==> flow/design.v <==
`timescale 1 ns / 1 ps
module outstanding_requests (
   input                      clk,
   input                      rst,
   output                     done,
   input                      rq_vld_in,
   input                      rs_vld_in
);
   reg   [63:0]               rq_count_s;
   reg   [63:0]               rs_count_s;
   always @(posedge clk)
   begin
      if (rst == 1)              rq_count_s <= 64'd0;
      else if (rq_vld_in == 1)   rq_count_s <= rq_count_s + 64'd1;
      if (rst == 1)              rs_count_s <= 64'd0;
      else if (rs_vld_in == 1)   rs_count_s <= rs_count_s + 64'd1;
   end
   assign done = (rq_count_s == rs_count_s);
endmodule
## Step by step through the tools: outstanding_requests

Tool output for the design above, in the order of the flow.
Line numbers count from 1 in the design file above.
Operators: Yosys type, input widths -> output width; for muxes data width and select width s.
Not given: -

- Design top: outstanding_requests
- Clock: clk
- Cell library: sky130hd
- Corner: tt_025C_1v80

## Elaborated design

Source: Yosys, flattened and elaborated, memories not mapped. Widths are those after wreduce; folded enables and synchronous resets count as part of the registers. Registers that Yosys merges into a memory's read port (data or address) are not register bits. Print and check cells do not count. Equal cells are merged and count once.

- Output and inout bits: 1
- Register bits after elaboration: 128

- Add/sub/neg operators: 2
- Equality and inequality tests: 1

Operators by type and width:

| kind | number |
|---|---|
| $add 64x1->64 const B | 2 |
| $eq 64x64->1 | 1 |

## Logic depth

Longest topological path by Yosys (ltp), each cell counted once; first at word level (registers and memories cut), then after technology mapping (sequential cells cut; the memories' decode and read muxes count).

- Depth in word-level cells: 1
- ABC_AREA: 0
- Mapped depth: 8
- Gate-level depth less buffers: 6

## Netlist

Yosys stat after the flow's synthesis: flattened, memories mapped to cells. It holds for the ABC_AREA given above (unset counts as 0); a run with the other value may have another netlist.

Cells by type:

| type | number | total area (µm²) |
|---|---|---|
| sky130_fd_sc_hd__dfxtp_1 | 128 | 2.56E+03 |
| sky130_fd_sc_hd__xor2_1 | 98 | 858.323 |
| sky130_fd_sc_hd__nand4_1 | 62 | 387.872 |
| sky130_fd_sc_hd__nor2_1 | 102 | 382.867 |
| sky130_fd_sc_hd__xnor2_1 | 38 | 332.819 |
| sky130_fd_sc_hd__nor4_1 | 43 | 269.008 |
| sky130_fd_sc_hd__or4_1 | 29 | 217.709 |
| sky130_fd_sc_hd__a21oi_1 | 40 | 200.192 |
| sky130_fd_sc_hd__nand3_1 | 40 | 200.192 |
| sky130_fd_sc_hd__nand2_1 | 48 | 180.173 |
| sky130_fd_sc_hd__o21ai_0 | 28 | 140.134 |
| sky130_fd_sc_hd__or3_1 | 22 | 137.632 |
| sky130_fd_sc_hd__o31ai_1 | 18 | 135.13 |
| sky130_fd_sc_hd__nor3_1 | 22 | 110.106 |
| sky130_fd_sc_hd__clkbuf_1 | 25 | 93.84 |
| sky130_fd_sc_hd__inv_1 | 22 | 82.579 |
| sky130_fd_sc_hd__and3_1 | 11 | 68.816 |
| sky130_fd_sc_hd__nor2b_1 | 11 | 68.816 |

Other cell types: 20; their cells: 53.

- Flip-flop cells: 128
- Cells in the netlist: 840
- Buffer cells: 42
- Cell area after synthesis: 6875.3 µm²
- Sequential area: 2562.5 µm²

## Path before layout

Source: OpenSTA report_checks on the synthesized netlist (no wires, ideal clock, input and output delay 20% of the period each), path of least setup slack; recovery checks are left aside. Register names are those of the netlist, which keeps one name where synthesis merged equal registers.

- Kind: input -> register
- Start: in rq_vld_in
- End: reg rq_count_s[57]
- External input delay: 0.486 ns
- Stages: 6
- Path buffers: 1
- Setup time: 0.070 ns
- Delay of the path: 1.674 ns
- Launch time at the first pin: 0.486 ns
- Period: 2.43 ns
- Arrival: 2.090 ns
- Data required time: 2.360 ns
- Setup slack: 0.269 ns
- Synthesis period reached: 2.161 ns

"delay of the path" is the arrival time less input delay plus setup time.
"stages": output pins that drive a net of the path, with the launching flip-flop's if there is one; two outputs of one cell count as two.
"synthesis period reached" is the clock period less the worst setup slack; recovery checks do not enter. This is arithmetic on one report: input and output delays are still those of the set period (20% each).

- Cells stage by stage: sky130_fd_sc_hd__buf_2 > sky130_fd_sc_hd__nand4_1 > sky130_fd_sc_hd__nor4_1 > sky130_fd_sc_hd__nand4_1 > sky130_fd_sc_hd__or4_1 > sky130_fd_sc_hd__a21oi_1

RTL lines, path post-synthesis:

| item | RTL line | text |
|---|---|---|
| start, declared | 6 | `input                      rq_vld_in,` |
| end, assigned | 13 | `if (rst == 1)              rq_count_s <= 64'd0;` |
| end, assigned | 14 | `else if (rq_vld_in == 1)   rq_count_s <= rq_count_s + 64'd1;` |
| end, declared | 9 | `reg   [63:0]               rq_count_s;` |

No chain of elaborated cells between the ends is given.

## Timing after layout

From the final timing report of record 2: the path of least setup slack in the routed layout; clock arrival at registers is part of the times.

- Kind: register -> output
- Start: reg rq_count_s[40]
- End: out done
- Arrival: 2.04 ns
- Output delay: 0.51 ns
- Stages: 6
- Data required time: 2.06 ns
- Period: 2.57 ns
- Launch time at the first pin: 0.43 ns
- Path buffers: 1
- Setup slack: 0.01 ns

Between the ends stands the longest chain of elaborated cells between them, by number of cells; it is not shown to be the way that was timed. Of several equally long chains one is given.
A line is the first line of the expression or statement that the cell stems from. Yosys adds cells for indexed reads and writes and turns some case tables into memories.

- Cells stage by stage: sky130_fd_sc_hd__dfxtp_1 > sky130_fd_sc_hd__xor2_1 > sky130_fd_sc_hd__nor4_2 > sky130_fd_sc_hd__nand4_1 > sky130_fd_sc_hd__nor4_2 > sky130_fd_sc_hd__buf_2
- Cells in the longest elaborated chain: 1
- Elaborated cells between the ends (all ways): 1
- RTL lines with such cells: 1

RTL lines, path post-layout:

| item | RTL line | text |
|---|---|---|
| start, declared | 9 | `reg   [63:0]               rq_count_s;` |
| start, assigned | 13 | `if (rst == 1)              rq_count_s <= 64'd0;` |
| start, assigned | 14 | `else if (rq_vld_in == 1)   rq_count_s <= rq_count_s + 64'd1;` |
| $eq 64x64->1 | 18 | `assign done = (rq_count_s == rs_count_s);` |
| end, declared | 5 | `output                     done,` |

Wiki page: outstanding_requests / flow data

Module outstanding_requests, platform sky130hd: 2 stored runs of the flow (Yosys, OpenROAD) with differing settings, in no particular order. Input and output delays are each 20% of the period that was set; the output load is 0.01 pF.
"clock period achieved" is the run's clock period less its worst setup slack. It is reckoned from that one timing run; input and output delays stay at 20% of the period that was set.
"allowed time less slack (worst setup path)" is the time allowed to the run's worst setup path (the clock period less input and output delay, where it has them) less its slack. Clock arrival times count: a late capture clock shortens it, a late launch clock lengthens it.
"power" is the tool's figure for a default switching activity; nothing was simulated.

### Record 1

==> flow/run.sh <==
#!/bin/bash
# the make line also repeats the synthesis and layout settings of config.mk as NAME=value (left out here)
make -C /OpenROAD-flow-scripts/flow DESIGN_CONFIG=/design/flow/config.mk WORK_HOME=/design/flow/orfs CLKGATE_MAP_FILE= finish
==> flow/config.mk <==
export PLATFORM = sky130hd
export DESIGN_NAME = outstanding_requests
export DESIGN_NICKNAME = outstanding_requests
export VERILOG_FILES = /design/flow/design.v
export SDC_FILE = /design/flow/constraint.sdc
export NUM_CORES = 4
export LEC_CHECK = 0
export ABC_AREA = 0
export CAP_MARGIN = 20
export CELL_PAD_IN_SITES_DETAIL_PLACEMENT = 2
export CELL_PAD_IN_SITES_GLOBAL_PLACEMENT = 0
export CORE_MARGIN = 2
export CORE_UTILIZATION = 32
export CTS_CLUSTER_SIZE = 11
export GPL_ROUTABILITY_DRIVEN = 0
export SLEW_MARGIN = 20
export TNS_END_PERCENT = 55
==> flow/constraint.sdc <==
create_clock -name core_clock -period 1.68 [get_ports {clk}]
set_input_delay 0.3360 -clock core_clock [delete_from_list [all_inputs] [get_ports {clk}]]
set_output_delay 0.3360 -clock core_clock [all_outputs]
set_load 0.01 [all_outputs]

Outcome of record 1: no results, routing failed with DPL-0033

### Record 2

==> flow/run.sh <==
#!/bin/bash
# the make line also repeats the synthesis and layout settings of config.mk as NAME=value (left out here)
make -C /OpenROAD-flow-scripts/flow DESIGN_CONFIG=/design/flow/config.mk WORK_HOME=/design/flow/orfs CLKGATE_MAP_FILE= finish
==> flow/config.mk <==
export PLATFORM = sky130hd
export DESIGN_NAME = outstanding_requests
export DESIGN_NICKNAME = outstanding_requests
export VERILOG_FILES = /design/flow/design.v
export SDC_FILE = /design/flow/constraint.sdc
export NUM_CORES = 4
export LEC_CHECK = 0
export CAP_MARGIN = 20
export CORE_MARGIN = 2
export CORE_UTILIZATION = 40
export SETUP_SLACK_MARGIN = 0.76
export SLEW_MARGIN = 20
==> flow/constraint.sdc <==
create_clock -name core_clock -period 2.57 [get_ports {clk}]
set_input_delay 0.5140 -clock core_clock [delete_from_list [all_inputs] [get_ports {clk}]]
set_output_delay 0.5140 -clock core_clock [all_outputs]
set_load 0.01 [all_outputs]

Results of record 2:
- Utilization of the finished layout: 65.7 %
- Smallest setup slack: 0.011 ns
- Clock period achieved: 2.559 ns
- Netlist area reported by Yosys: 6875.3 µm²
- Standard-cell area after routing: 10970.5 µm²
- Allowed time less slack (worst setup path): 2.04 ns
- Worst setup path type: register -> output
- Post-route setup TNS: 0.000 ns
- Power: 4806 uW
- Lowest hold slack: 0.526 ns
- Die outline area: 18253.4 µm²

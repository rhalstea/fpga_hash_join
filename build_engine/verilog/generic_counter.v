==> flow/design.v <==
`timescale 1 ns / 1 ps
module generic_counter (
   input                      clk,
   input                      rst,
   output                     done,
   input    [63:0]            start_in,
   input    [63:0]            end_in,
   input    [63:0]            step_in,
   input                      read_in,
   output   [63:0]            count_out
);
   reg   [63:0]               counter_s;
   always @(posedge clk)
   begin
      if (rst == 'd1)
         counter_s <= start_in;
      else if (read_in == 'd1)
         counter_s <= counter_s + step_in;
   end
   assign count_out = counter_s;
   assign done = counter_s >= end_in;
endmodule
* From RTL to reports: generic_counter *
What the tools print for generic_counter, step after step.
Lines are those of the file above, counted from 1.
Cell names lack the library's common part.
The mark - stands for no value.

set-up
  top = generic_counter
  clock input = clk
  standard-cell library = sky130hd
  timing corner = tt_025C_1v80

* After elaboration *
Counts by Yosys on the flattened word-level netlist (proc, flatten, opt, wreduce; memories kept). Register bits leave out memories and registers merged into their read ports (data or address). Print and check cells are left out. Cells with the same type and inputs are merged into one.

word-level totals
  word-level cells = 6
  register bits after elaboration = 64
  output and inout port bits = 65

cells by class
  $add $sub $neg = 1
  magnitude comparators = 1
  reduce/logical cells = 1
  multiplexer cells = 2

operators by type and width
  operator              number
  two-way mux 64 bit    2
  adder 64 bit          1
  >= comparator 64 bit  1
  nonzero test 2 bit    1

* Longest topological paths *
Depth = most cells in a row (Yosys ltp): at word level without a register or memory, in the mapped netlist without a sequential cell, where the memories' decode and read muxes count.

depth
  word-level depth = 3
  ABC_AREA = 0
  gate-level depth with buffers = 12
  gate-level depth less buffers = 12

* Mapped cells and area *
Source: synth_stat.txt of the flow (Yosys; design flattened, memories mapped). It holds for the ABC_AREA given above (unset counts as 0); a run with the other value may have another netlist.

mapped netlist
  mapped area = 0.0079551 mm^2
  standard cells after synthesis = 960
  flip-flop cells = 64

cells by type
  type      number  area in all (um^2)
  edfxtp_1  64      1.92E+03
  ha_1      127     1.59E+03
  a21oi_1   99      495.475
  o21ai_0   91      455.437
  nand2_1   108     405.389
  inv_1     85      319.056
  xnor2_1   35      306.544
  a21o_1    36      270.259
  xor2_1    23      201.443
  nand4_1   27      168.912
  o21bai_1  16      120.115
  nand3_1   22      110.106
  nor2_1    29      108.854
  nor2b_1   15      93.84
  mux2_2    8       90.086
  clkbuf_1  22      82.579
  o21ai_1   13      65.062
  nor3_1    11      55.053

Other cell types: 49; their cells: 129.

* Worst setup path after synthesis *
Source: OpenSTA report_checks on the synthesized netlist (no wires, ideal clock, input and output delay 20% of the period each), path of least setup slack; recovery checks are left aside. Register names are those of the netlist, which keeps one name where synthesis merged equal registers.

timing after synthesis
  path type = input to register
  start = input port step_in[0]
  end = register counter_s[62]
  required time = 3.615 ns
  slack = 0.409 ns
  delay of the path = 2.694 ns
  driving pins on the path = 12
  period = 3.88 ns
  data arrival time = 3.205 ns
  time at the first pin = 0.776 ns
  synthesis period reached = 3.471 ns

"delay of the path" = arrival - input delay + setup time.
"driving pins on the path": output pins that drive a net of the path, with the launching flip-flop's if there is one; two outputs of one cell count as two.
"synthesis period reached" is the clock period less the worst setup slack; recovery checks do not enter. This is arithmetic on one report: input and output delays are still those of the set period (20% each).
The rows between start and end are the longest chain of elaborated cells between them; the timing report does not say that the signal goes this way. Where chains are equally long, one stands for them.
A line is the first line of the expression or statement that the cell stems from. Yosys adds cells for indexed reads and writes and turns some case tables into memories.

on the way, after synthesis
  cells stage by stage = ha_1 -> fa_1 -> a21oi_1 -> o211ai_1 -> a21oi_1 -> o21ai_2 -> a211oi_2 -> o41a_1 -> a221oi_2 -> a221oi_1 -> xor2_1 -> o21ai_1
  length of the longest elaborated chain = 3
  elaborated cells between the ends (all ways) = 3
  RTL lines with such cells = 3

ends and longest elaborated chain, after synthesis
  item                line  RTL
  from (decl)         8     input    [63:0]            step_in,
  adder 64 bit        18    counter_s <= counter_s + step_in;
  two-way mux 64 bit  17    else if (read_in == 'd1)
  two-way mux 64 bit  15    if (rst == 'd1)
  to (assign)         16    counter_s <= start_in;
  to (assign)         18
  to (decl)           12    reg   [63:0]               counter_s;

* Worst path after layout *
Path of least setup slack in the final report of flow run 2 (OpenROAD, finished layout, wires in). Where an end is a register, its clock arrival counts in the times.

timing post-layout
  path type = input to output
  start = input port end_in[33]
  end = output port done
  slack = 0.68 ns
  data arrival time = 4.12 ns
  driving pins on the path = 15
  period = 6.0 ns
  time at the first pin = 1.20 ns
  required time = 4.80 ns

The rows between start and end are the longest chain of elaborated cells between them; the timing report does not say that the signal goes this way. Where chains are equally long, one stands for them.

on the way, post-layout
  cells stage by stage = clkdlybuf4s50_1 -> inv_1 -> ha_1 -> a21o_1 -> a21o_1 -> a21oi_2 -> nor2b_1 -> o211ai_1 -> a211oi_1 -> a2111oi_2 -> buf_2 -> o211ai_1 -> a221oi_2 -> o21ai_1 -> clkbuf_2
  length of the longest elaborated chain = 1
  elaborated cells between the ends (all ways) = 1
  RTL lines with such cells = 1

ends and longest elaborated chain, post-layout
  item                  line  RTL
  from (decl)           7     input    [63:0]            end_in,
  >= comparator 64 bit  21    assign done = counter_s >= end_in;
  to (decl)             5     output                     done,

Memo
Re: implementation data of generic_counter

Measured results for generic_counter: 2 stored runs of the Yosys and OpenROAD flow on sky130hd. The settings differ; the order carries no meaning. The constraints put input and output delay at 20% of the set period each and load the outputs with 0.01 pF.
"period reached" means the clock period less the worst setup slack. The figure is calculated, with input and output delays left at 20% of the set period.
"allowed time less slack (worst setup path)" is the time allowed to the run's worst setup path (the clock period less input and output delay, where it has them) less its slack. Clock arrival times count: a late capture clock shortens it, a late launch clock lengthens it.
By "total design power" is meant OpenSTA's value without simulated activity: inputs other than the clock are taken to toggle once in ten clock periods, and the tool carries that through the logic.
A setting shown as - is not set for that run.
Among the results, - means that no value is shown for the run.

name                                             flow run 1  flow run 2
period_ns                                        2.8         6.0
CORE_UTILIZATION                                 72          53
SETUP_SLACK_MARGIN                               0.14        0.49
PLACE_DENSITY                                    0.41        -
ABC_AREA                                         1           -
GPL_ROUTABILITY_DRIVEN                           0           -
CTS_CLUSTER_SIZE                                 22          -
MIN_ROUTING_LAYER                                met1        -
MAX_ROUTING_LAYER                                met4        met5
CAP_MARGIN                                       20          20
CORE_MARGIN                                      2           2
SLEW_MARGIN                                      20          20
PLACE_DENSITY_LB_ADDON                           -           0.06
TNS_END_PERCENT                                  -           45
GPL_TIMING_DRIVEN                                -           1
CTS_CLUSTER_DIAMETER                             -           159
worst slack on setup checks (ns)                 -           0.681
final setup TNS (ns)                             -           0.000
utilization (%)                                  -           74.8
period reached (ns)                              -           5.319
standard-cell area after routing (mm^2)          -           0.010908
total design power (µW)                          -           3510
chip area after synthesis (Yosys) (mm^2)         -           0.0079551
allowed time less slack (worst setup path) (ns)  -           2.92
kind of the worst setup path                     -           input to output
die area (mm^2)                                  -           0.016006

Flow run 1: unfinished; error GPL-0301 in placement
